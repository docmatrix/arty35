==> flow/design.v <==
module top(
    input CLK100MHZ,
    output [3:0] jd,
    output [3:0] led,
    input [3:0] sw
    );
parameter clkspeed = 100000000;
reg speaker;
reg [11:0] clkdivider;
reg [11:0] counter_note;
reg [7:0] counter_octave;
reg [33:0] tone;
always @(posedge CLK100MHZ) tone <= tone+1;
wire [7:0] swnote;
wire [7:0] rudolphnote;
sw_ROM swROM(.clk(CLK100MHZ), .address(tone[29:23]), .note(swnote));
rudolph_ROM rudolphROM(.clk(CLK100MHZ), .address(tone[31:24]), .note(rudolphnote));
reg [7:0] fullnote;
always @(posedge CLK100MHZ)
  if(sw[1])
    fullnote <= swnote;
  else
    fullnote <= rudolphnote;
wire [2:0] octave;
wire [3:0] note;
divide_by12 divby12(.numer(fullnote[5:0]), .quotient(octave), .remain(note));
always @(note)
case(note)
  0: clkdivider = clkspeed / 512 / 110 - 1;  
  1: clkdivider = clkspeed / 512 / 117 - 1;  
  2: clkdivider = clkspeed / 512 / 123 - 1;  
  3: clkdivider = clkspeed / 512 / 131 - 1;  
  4: clkdivider = clkspeed / 512 / 139 - 1;  
  5: clkdivider = clkspeed / 512 / 147 - 1;  
  6: clkdivider = clkspeed / 512 / 156 - 1;  
  7: clkdivider = clkspeed / 512 / 165 - 1;  
  8: clkdivider = clkspeed / 512 / 175 - 1;  
  9: clkdivider = clkspeed / 512 / 185 - 1;  
  10: clkdivider = clkspeed / 512 / 196 - 1;  
  11: clkdivider = clkspeed / 512 / 208 - 1;  
	default: clkdivider = 8'd0;  
endcase
always @(posedge CLK100MHZ)
  if(counter_note==0)
    counter_note <= clkdivider;
  else
    counter_note <= counter_note-1;
always @(posedge CLK100MHZ)
if(counter_note==0)
  begin
    if(counter_octave==0)
      counter_octave <= (octave==0?255:octave==1?127:octave==2?63:octave==3?31:octave==4?15:7);
    else
      counter_octave <= counter_octave-1;
  end
always @(posedge CLK100MHZ) if(counter_note==0 && counter_octave==0 && fullnote != 0) speaker <= ~speaker;
assign jd[0] = speaker & (tone[6:0] == 0);
assign jd[1] = ~sw[0];
assign jd[3] = sw[3];
assign led[0] = speaker;    
assign led[1] = jd[0];      
assign led[3] = sw[3];      
endmodule
module divide_by12(numer, quotient, remain);
input [5:0] numer;
output [2:0] quotient;
output [3:0] remain;
reg [2:0] quotient;
reg [3:0] remain_bit3_bit2;
assign remain = {remain_bit3_bit2, numer[1:0]};  
always @(numer[5:2])  
case(numer[5:2])
   0: begin quotient=0; remain_bit3_bit2=0; end
   1: begin quotient=0; remain_bit3_bit2=1; end
   2: begin quotient=0; remain_bit3_bit2=2; end
   3: begin quotient=1; remain_bit3_bit2=0; end
   4: begin quotient=1; remain_bit3_bit2=1; end
   5: begin quotient=1; remain_bit3_bit2=2; end
   6: begin quotient=2; remain_bit3_bit2=0; end
   7: begin quotient=2; remain_bit3_bit2=1; end
   8: begin quotient=2; remain_bit3_bit2=2; end
   9: begin quotient=3; remain_bit3_bit2=0; end
 10: begin quotient=3; remain_bit3_bit2=1; end
 11: begin quotient=3; remain_bit3_bit2=2; end
 12: begin quotient=4; remain_bit3_bit2=0; end
 13: begin quotient=4; remain_bit3_bit2=1; end
 14: begin quotient=4; remain_bit3_bit2=2; end
 15: begin quotient=5; remain_bit3_bit2=0; end
endcase
endmodule
module sw_ROM(
	input clk,
	input [7:0] address,
	output reg [7:0] note
);
always @(posedge clk)
case(address)
	  0: note<= 8'd29;
	  1: note<= 8'd0;
	  2: note<= 8'd29;
	  3: note<= 8'd0;
	  4: note<= 8'd29;
	  5: note<= 8'd0;
	  6: note<= 8'd34;
	  7: note<= 8'd34;
	  8: note<= 8'd34;
	  9: note<= 8'd34;
	 10: note<= 8'd34;
	 11: note<= 8'd34;
	 12: note<= 8'd34;
	 13: note<= 8'd34;
	 14: note<= 8'd41;
	 15: note<= 8'd41;
	 16: note<= 8'd41;
	 17: note<= 8'd41;
	 18: note<= 8'd41;
	 19: note<= 8'd41;
	 20: note<= 8'd41;
	 21: note<= 8'd41;
	 22: note<= 8'd39;
	 23: note<= 8'd39;
	 24: note<= 8'd38;
	 25: note<= 8'd38;
	 26: note<= 8'd36;
	 27: note<= 8'd36;
	 28: note<= 8'd46;
	 29: note<= 8'd46;
	 30: note<= 8'd46;
	 31: note<= 8'd46;
	 32: note<= 8'd46;
	 33: note<= 8'd46;
	 34: note<= 8'd46;
	 35: note<= 8'd46;
	 36: note<= 8'd41;
	 37: note<= 8'd41;
	 38: note<= 8'd41;
	 39: note<= 8'd41;
	 40: note<= 8'd41;
	 41: note<= 8'd41;
	 42: note<= 8'd41;
	 43: note<= 8'd41;
	 44: note<= 8'd39;
	 45: note<= 8'd39;
	 46: note<= 8'd38;
	 47: note<= 8'd38;
	 48: note<= 8'd36;
	 49: note<= 8'd36;
	 50: note<= 8'd46;
	 51: note<= 8'd46;
	 52: note<= 8'd46;
	 53: note<= 8'd46;
	 54: note<= 8'd46;
	 55: note<= 8'd46;
	 56: note<= 8'd46;
	 57: note<= 8'd46;
	 58: note<= 8'd41;
	 59: note<= 8'd41;
	 60: note<= 8'd41;
	 61: note<= 8'd41;
	 62: note<= 8'd41;
	 63: note<= 8'd41;
	 64: note<= 8'd41;
	 65: note<= 8'd41;
	 66: note<= 8'd39;
	 67: note<= 8'd39;
	 68: note<= 8'd38;
	 69: note<= 8'd38;
	 70: note<= 8'd39;
	 71: note<= 8'd39;
	 72: note<= 8'd36;
	 73: note<= 8'd36;
	 74: note<= 8'd36;
	 75: note<= 8'd36;
	 76: note<= 8'd36;
	 77: note<= 8'd36;
	 78: note<= 8'd36;
	 79: note<= 8'd36;
	 80: note<= 8'd36;
	 81: note<= 8'd36;
	 82: note<= 8'd36;
	 83: note<= 8'd36;
	default: note <= 8'd0;
endcase
endmodule
module rudolph_ROM(
	input clk,
	input [7:0] address,
	output reg [7:0] note
);
always @(posedge clk)
case(address)
	  0: note<= 8'd25;
	  1: note<= 8'd27;
	  2: note<= 8'd27;
	  3: note<= 8'd25;
	  4: note<= 8'd22;
	  5: note<= 8'd22;
	  6: note<= 8'd30;
	  7: note<= 8'd30;
	  8: note<= 8'd27;
	  9: note<= 8'd27;
	 10: note<= 8'd25;
	 11: note<= 8'd25;
	 12: note<= 8'd25;
	 13: note<= 8'd25;
	 14: note<= 8'd25;
	 15: note<= 8'd25;
	 16: note<= 8'd25;
	 17: note<= 8'd27;
	 18: note<= 8'd25;
	 19: note<= 8'd27;
	 20: note<= 8'd25;
	 21: note<= 8'd25;
	 22: note<= 8'd30;
	 23: note<= 8'd30;
	 24: note<= 8'd29;
	 25: note<= 8'd29;
	 26: note<= 8'd29;
	 27: note<= 8'd29;
	 28: note<= 8'd29;
	 29: note<= 8'd29;
	 30: note<= 8'd29;
	 31: note<= 8'd29;
	 32: note<= 8'd23;
	 33: note<= 8'd25;
	 34: note<= 8'd25;
	 35: note<= 8'd23;
	 36: note<= 8'd20;
	 37: note<= 8'd20;
	 38: note<= 8'd29;
	 39: note<= 8'd29;
	 40: note<= 8'd27;
	 41: note<= 8'd27;
	 42: note<= 8'd25;
	 43: note<= 8'd25;
	 44: note<= 8'd25;
	 45: note<= 8'd25;
	 46: note<= 8'd25;
	 47: note<= 8'd25;
	 48: note<= 8'd25;
	 49: note<= 8'd27;
	 50: note<= 8'd25;
	 51: note<= 8'd27;
	 52: note<= 8'd25;
	 53: note<= 8'd25;
	 54: note<= 8'd27;
	 55: note<= 8'd27;
	 56: note<= 8'd22;
	 57: note<= 8'd22;
	 58: note<= 8'd22;
	 59: note<= 8'd22;
	 60: note<= 8'd22;
	 61: note<= 8'd22;
	 62: note<= 8'd22;
	 63: note<= 8'd22;
	 64: note<= 8'd25;
	 65: note<= 8'd27;
	 66: note<= 8'd27;
	 67: note<= 8'd25;
	 68: note<= 8'd22;
	 69: note<= 8'd22;
	 70: note<= 8'd30;
	 71: note<= 8'd30;
	 72: note<= 8'd27;
	 73: note<= 8'd27;
	 74: note<= 8'd25;
	 75: note<= 8'd25;
	 76: note<= 8'd25;
	 77: note<= 8'd25;
	 78: note<= 8'd25;
	 79: note<= 8'd25;
	 80: note<= 8'd25;
	 81: note<= 8'd27;
	 82: note<= 8'd25;
	 83: note<= 8'd27;
	 84: note<= 8'd25;
	 85: note<= 8'd25;
	 86: note<= 8'd30;
	 87: note<= 8'd30;
	 88: note<= 8'd29;
	 89: note<= 8'd29;
	 90: note<= 8'd29;
	 91: note<= 8'd29;
	 92: note<= 8'd29;
	 93: note<= 8'd29;
	 94: note<= 8'd29;
	 95: note<= 8'd29;
	 96: note<= 8'd23;
	 97: note<= 8'd25;
	 98: note<= 8'd25;
	 99: note<= 8'd23;
	100: note<= 8'd20;
	101: note<= 8'd20;
	102: note<= 8'd29;
	103: note<= 8'd29;
	104: note<= 8'd27;
	105: note<= 8'd27;
	106: note<= 8'd25;
	107: note<= 8'd25;
	108: note<= 8'd25;
	109: note<= 8'd25;
	110: note<= 8'd25;
	111: note<= 8'd25;
	112: note<= 8'd25;
	113: note<= 8'd27;
	114: note<= 8'd25;
	115: note<= 8'd27;
	116: note<= 8'd25;
	117: note<= 8'd25;
	118: note<= 8'd32;
	119: note<= 8'd32;
	120: note<= 8'd30;
	121: note<= 8'd30;
	122: note<= 8'd30;
	123: note<= 8'd30;
	124: note<= 8'd30;
	125: note<= 8'd30;
	126: note<= 8'd30;
	127: note<= 8'd30;
	128: note<= 8'd27;
	129: note<= 8'd27;
	130: note<= 8'd27;
	131: note<= 8'd27;
	132: note<= 8'd30;
	133: note<= 8'd30;
	134: note<= 8'd30;
	135: note<= 8'd27;
	136: note<= 8'd25;
	137: note<= 8'd25;
	138: note<= 8'd22;
	139: note<= 8'd22;
	140: note<= 8'd25;
	141: note<= 8'd25;
	142: note<= 8'd25;
	143: note<= 8'd25;
	144: note<= 8'd23;
	145: note<= 8'd23;
	146: note<= 8'd27;
	147: note<= 8'd27;
	148: note<= 8'd25;
	149: note<= 8'd25;
	150: note<= 8'd23;
	151: note<= 8'd23;
	152: note<= 8'd22;
	153: note<= 8'd22;
	154: note<= 8'd22;
	155: note<= 8'd22;
	156: note<= 8'd22;
	157: note<= 8'd22;
	158: note<= 8'd22;
	159: note<= 8'd22;
	160: note<= 8'd20;
	161: note<= 8'd20;
	162: note<= 8'd22;
	163: note<= 8'd22;
	164: note<= 8'd25;
	165: note<= 8'd25;
	166: note<= 8'd27;
	167: note<= 8'd27;
	168: note<= 8'd29;
	169: note<= 8'd29;
	170: note<= 8'd29;
	171: note<= 8'd29;
	172: note<= 8'd29;
	173: note<= 8'd29;
	174: note<= 8'd29;
	175: note<= 8'd29;
	176: note<= 8'd30;
	177: note<= 8'd30;
	178: note<= 8'd30;
	179: note<= 8'd30;
	180: note<= 8'd29;
	181: note<= 8'd29;
	182: note<= 8'd27;
	183: note<= 8'd27;
	184: note<= 8'd25;
	185: note<= 8'd25;
	186: note<= 8'd23;
	187: note<= 8'd20;
	188: note<= 8'd20;
	189: note<= 8'd20;
	190: note<= 8'd20;
	191: note<= 8'd20;
	192: note<= 8'd25;
	193: note<= 8'd27;
	194: note<= 8'd27;
	195: note<= 8'd25;
	196: note<= 8'd22;
	197: note<= 8'd22;
	198: note<= 8'd30;
	199: note<= 8'd30;
	200: note<= 8'd27;
	201: note<= 8'd27;
	202: note<= 8'd25;
	203: note<= 8'd25;
	204: note<= 8'd25;
	205: note<= 8'd25;
	206: note<= 8'd25;
	207: note<= 8'd25;
	208: note<= 8'd25;
	209: note<= 8'd27;
	210: note<= 8'd25;
	211: note<= 8'd27;
	212: note<= 8'd25;
	213: note<= 8'd25;
	214: note<= 8'd30;
	215: note<= 8'd30;
	216: note<= 8'd29;
	217: note<= 8'd29;
	218: note<= 8'd29;
	219: note<= 8'd29;
	220: note<= 8'd29;
	221: note<= 8'd29;
	222: note<= 8'd29;
	223: note<= 8'd29;
	224: note<= 8'd23;
	225: note<= 8'd25;
	226: note<= 8'd25;
	227: note<= 8'd23;
	228: note<= 8'd20;
	229: note<= 8'd20;
	230: note<= 8'd29;
	231: note<= 8'd29;
	232: note<= 8'd27;
	233: note<= 8'd27;
	234: note<= 8'd25;
	235: note<= 8'd25;
	236: note<= 8'd25;
	237: note<= 8'd25;
	238: note<= 8'd25;
	239: note<= 8'd25;
	240: note<= 8'd25;
	241: note<= 8'd0;
	242: note<= 8'd00;
	default: note <= 8'd0;
endcase
endmodule
# == Step by step through the tools: top ==
# Tool output for the design above, in the order of the flow.
# Lines are those of the file above, counted from 1.
# Operators carry their Yosys type and port widths (W data, S select, Z words).
# Cell names lack the library's common part.
# A cell with n/a has no value.
# inputs
top_module,top
clock_port,CLK100MHZ
cell_library,sky130hd
corner,tt_025C_1v80

# == Elaborated design ==
# Source: Yosys, flattened and elaborated, memories not mapped. Widths are those after wreduce; folded enables and synchronous resets count as part of the registers. Print and check cells do not count. Equal cells are merged and count once.
# Memory sizes are those after Yosys's memory passes, which may raise the word count (mostly to a power of two), join words into wider ones and drop unused or constant bits.
# word_totals
mem_count,4
rom_bits,2560
clocked_rd_ports_x_width,17
register_bits,79
elab_cells,36
latch_bits,0
output_inout_bits,8
mem_bits_rw,0
# op_classes
n_reduce_logical,7
shift,0
mux,8
n_div,0
mul,0
logic,3
n_cmp,0
n_eq,4
n_addsub,3
# mem_list
memory,size,width,rd,write_ports,line_no,rtl
(no name shown),256,6,1,0,191,case(address)
(no name shown),128,6,1,0,97,case(address)
(no name shown),16,11,1,0,28,case(note)
(no name shown),16,5,1,0,72,case(numer[5:2])
# op_table
operator,n
$add A34 B1 Y34 const B,1
$mux W8,3
$sub A12 B1 Y12 const B,1
$logic_not A12 Y1,1
$mux W12,1
$sub A8 B1 Y8 const B,1
$logic_not A8 Y1,1
$reduce_bool A8 Y1,1
$logic_not A7 Y1,1
$mux W7,1
$eq A3 B2 Y1 const B,2
$mux W6,1
$mux W5,1
$mux W4,1
$eq A3 B1 Y1 const B,1
$eq A3 B3 Y1 const B,1
$logic_not A3 Y1,1
$logic_and A1 B1 Y1,2
$not A1 Y1,2
$and A1 B1 Y1,1

# == Logic depth ==
# Depth = most cells in a row (Yosys ltp): at word level without a register or memory, in the mapped netlist without a sequential cell, where the memories' decode and read muxes count.
# logic_depth
depth_word,7
abc_area,0
depth_mapped,8
mapped_depth_nobuf,7

# == Netlist ==
# Yosys stat after the flow's synthesis: flattened, memories mapped to cells. It holds for the ABC_AREA given above (unset counts as 0); a run with the other value may have another netlist.
# types
cell,n
dfxtp_1,67
ha_1,32
edfxtp_1,9
xnor2_1,24
xor2_1,18
nor2_1,38
nand2_1,31
nor3_1,21
inv_1,27
a21oi_1,20
a211oi_1,11
o21ai_0,16
nand3_1,15
mux2i_1,7
nor4_1,10
clkbuf_1,15
mux2_2,5
nand4_1,9
# Other cell types: 52; their cells: 115.
# mapped
seq_area_um2,1611.5
buffers,27
yosys_area_um2,4396.7
ffs,76
stdcells,490
# The figures by module come from a second, unflattened synthesis with its own total; it is not the netlist above.
# hier_totals
cells_unflattened,521
hier_area_um2,4608.2
# Rows give one instance, submodules left out.
# modules
module,area_um2,mod_seq_area_um2,n_cells,instances
top,3059.2,1311.3,316,1
rudolph_ROM,804.5,120.1,113,1
sw_ROM,578.1,120.1,69,1
divide_by12,166.4,0.0,23,1

# == Path before layout ==
# Source: OpenSTA report_checks on the synthesized netlist (no wires, ideal clock, input and output delay 20% of the period each), path of least setup slack; recovery checks are left aside. Register names are those of the netlist, which keeps one name where synthesis merged equal registers.
# synth_path
path_type,register to register
start,register counter_octave[2]
end,register speaker
t_first_pin_ps,0
delay_ps,1986
arrival_ps,1676
setup_slack_ps,724
setup_ps,310
driving_pins,5
period_ps,2710
synth_period_reached_ps,1986
# "delay_ps" = arrival - input delay + setup time.
# "driving_pins": output pins that drive a net of the path, with the launching flip-flop's if there is one; two outputs of one cell count as two.
# "synth_period_reached_ps" is the clock period less the worst setup slack; recovery checks do not enter. This is arithmetic on one report: input and output delays are still those of the set period (20% each).
# Between the ends stands the longest chain of elaborated cells between them, by number of cells; it is not shown to be the way that was timed. Of several equally long chains one is given.
# A line is the first line of the expression or statement that the cell stems from. Yosys adds cells for indexed reads and writes and turns some case tables into memories.
# synth_between
cell_sequence,edfxtp_1 -> or4_4 -> or3b_4 -> buf_6 -> a211oi_2
elab_chain_cells,3
cone_cells,3
classes_between,3 x reduce/logical
# synth_rtl
item,line_no,rtl
"start, declared",11,reg [7:0] counter_octave;
"start, assigned",52,counter_octave <= (octave==0?255:octave==1?127:octave==2?63:octave==3?31:octave==4?15:7);
"start, assigned",54,counter_octave <= counter_octave-1;
$logic_not A8 Y1,56,always @(posedge CLK100MHZ) if(counter_note==0 && counter_octave==0 && fullnote != 0) speaker <= ~speaker;
$logic_and A1 B1 Y1 (2 in a row),56,
"end, assigned",56,
"end, declared",8,reg speaker;

# == Worst path after layout ==
# Path of least setup slack in the final report of entry A (OpenROAD, finished layout, wires in). Where an end is a register, its clock arrival counts in the times.
# The path's times are printed in steps of 10 ps; the period is the one set.
# layout_path
path_type,register to output
start,register tone[3]
end,output led[1]
period_ps,2760
setup_slack_ps,460
arrival_ps,1750
driving_pins,4
t_first_pin_ps,350
# Between the ends stands the longest chain of elaborated cells between them, by number of cells; it is not shown to be the way that was timed. Of several equally long chains one is given.
# layout_between
cell_sequence,dfxtp_1 -> nor4_1 -> and3_1 -> clkdlybuf4s50_1
elab_chain_cells,2
cone_cells,2
cone_lines,1
classes_between,1 x logic; 1 x reduce/logical
# layout_rtl
item,line_no,rtl
"start, declared",12,reg [33:0] tone;
"start, assigned",13,always @(posedge CLK100MHZ) tone <= tone+1;
$logic_not A7 Y1,57,assign jd[0] = speaker & (tone[6:0] == 0);
$and A1 B1 Y1,57,
"end, declared",4,"output [3:0] led,"

# Measured data: module top, platform sky130hd, 2 stored runs of the flow under differing settings, order arbitrary. Input and output delays are each 20% of the period that was set; the output load is 0.01 pF.
# By "clock_period_reached_ps" is meant the clock period of the run minus its worst setup slack. This is arithmetic on one report: input and output delays are still those of the set period (20% each).
# "worst_path_time_ps" means the part of the period allowed to the worst setup path (the constraints hold back 20% at inputs and 20% at outputs) less its slack; where the path has registers, the arrival times of their clocks count too.
# "design_power_mw" is the tool's figure for a default switching activity; nothing was simulated.
# "worst_path_time_ps" is known to 10 ps.
# Settings: n/a = not set for that run.
# Among the results, n/a means that no value is shown for the run.
setting or result,entry A,entry B
period_ns,2.76,1.41
CAP_MARGIN,20,20
CORE_MARGIN,2,10
CORE_UTILIZATION,40,50
SLEW_MARGIN,20,20
SETUP_SLACK_MARGIN,n/a,0.01
CORE_ASPECT_RATIO,n/a,1.03
CELL_PAD_IN_SITES_DETAIL_PLACEMENT,n/a,1
TNS_END_PERCENT,n/a,95
ABC_AREA,n/a,1
CTS_CLUSTER_SIZE,n/a,68
post_route_util_frac,0.442,n/a
ys_area_um2,4396.7,n/a
design_power_mw,1.982,n/a
worst_hold_slack_ps,463,n/a
stdcell_area_um2,4767.1,n/a
setupTns_ps,0,n/a
final_setup_ws_ps,463,n/a
clock_period_reached_ps,2297,n/a
design_die_area_um2,11846.1,n/a
worst_path_time_ps,1750,n/a
worst_setup_path_type,register to output,n/a
# Entry B: incomplete, clock tree synthesis halted on DPL-0033
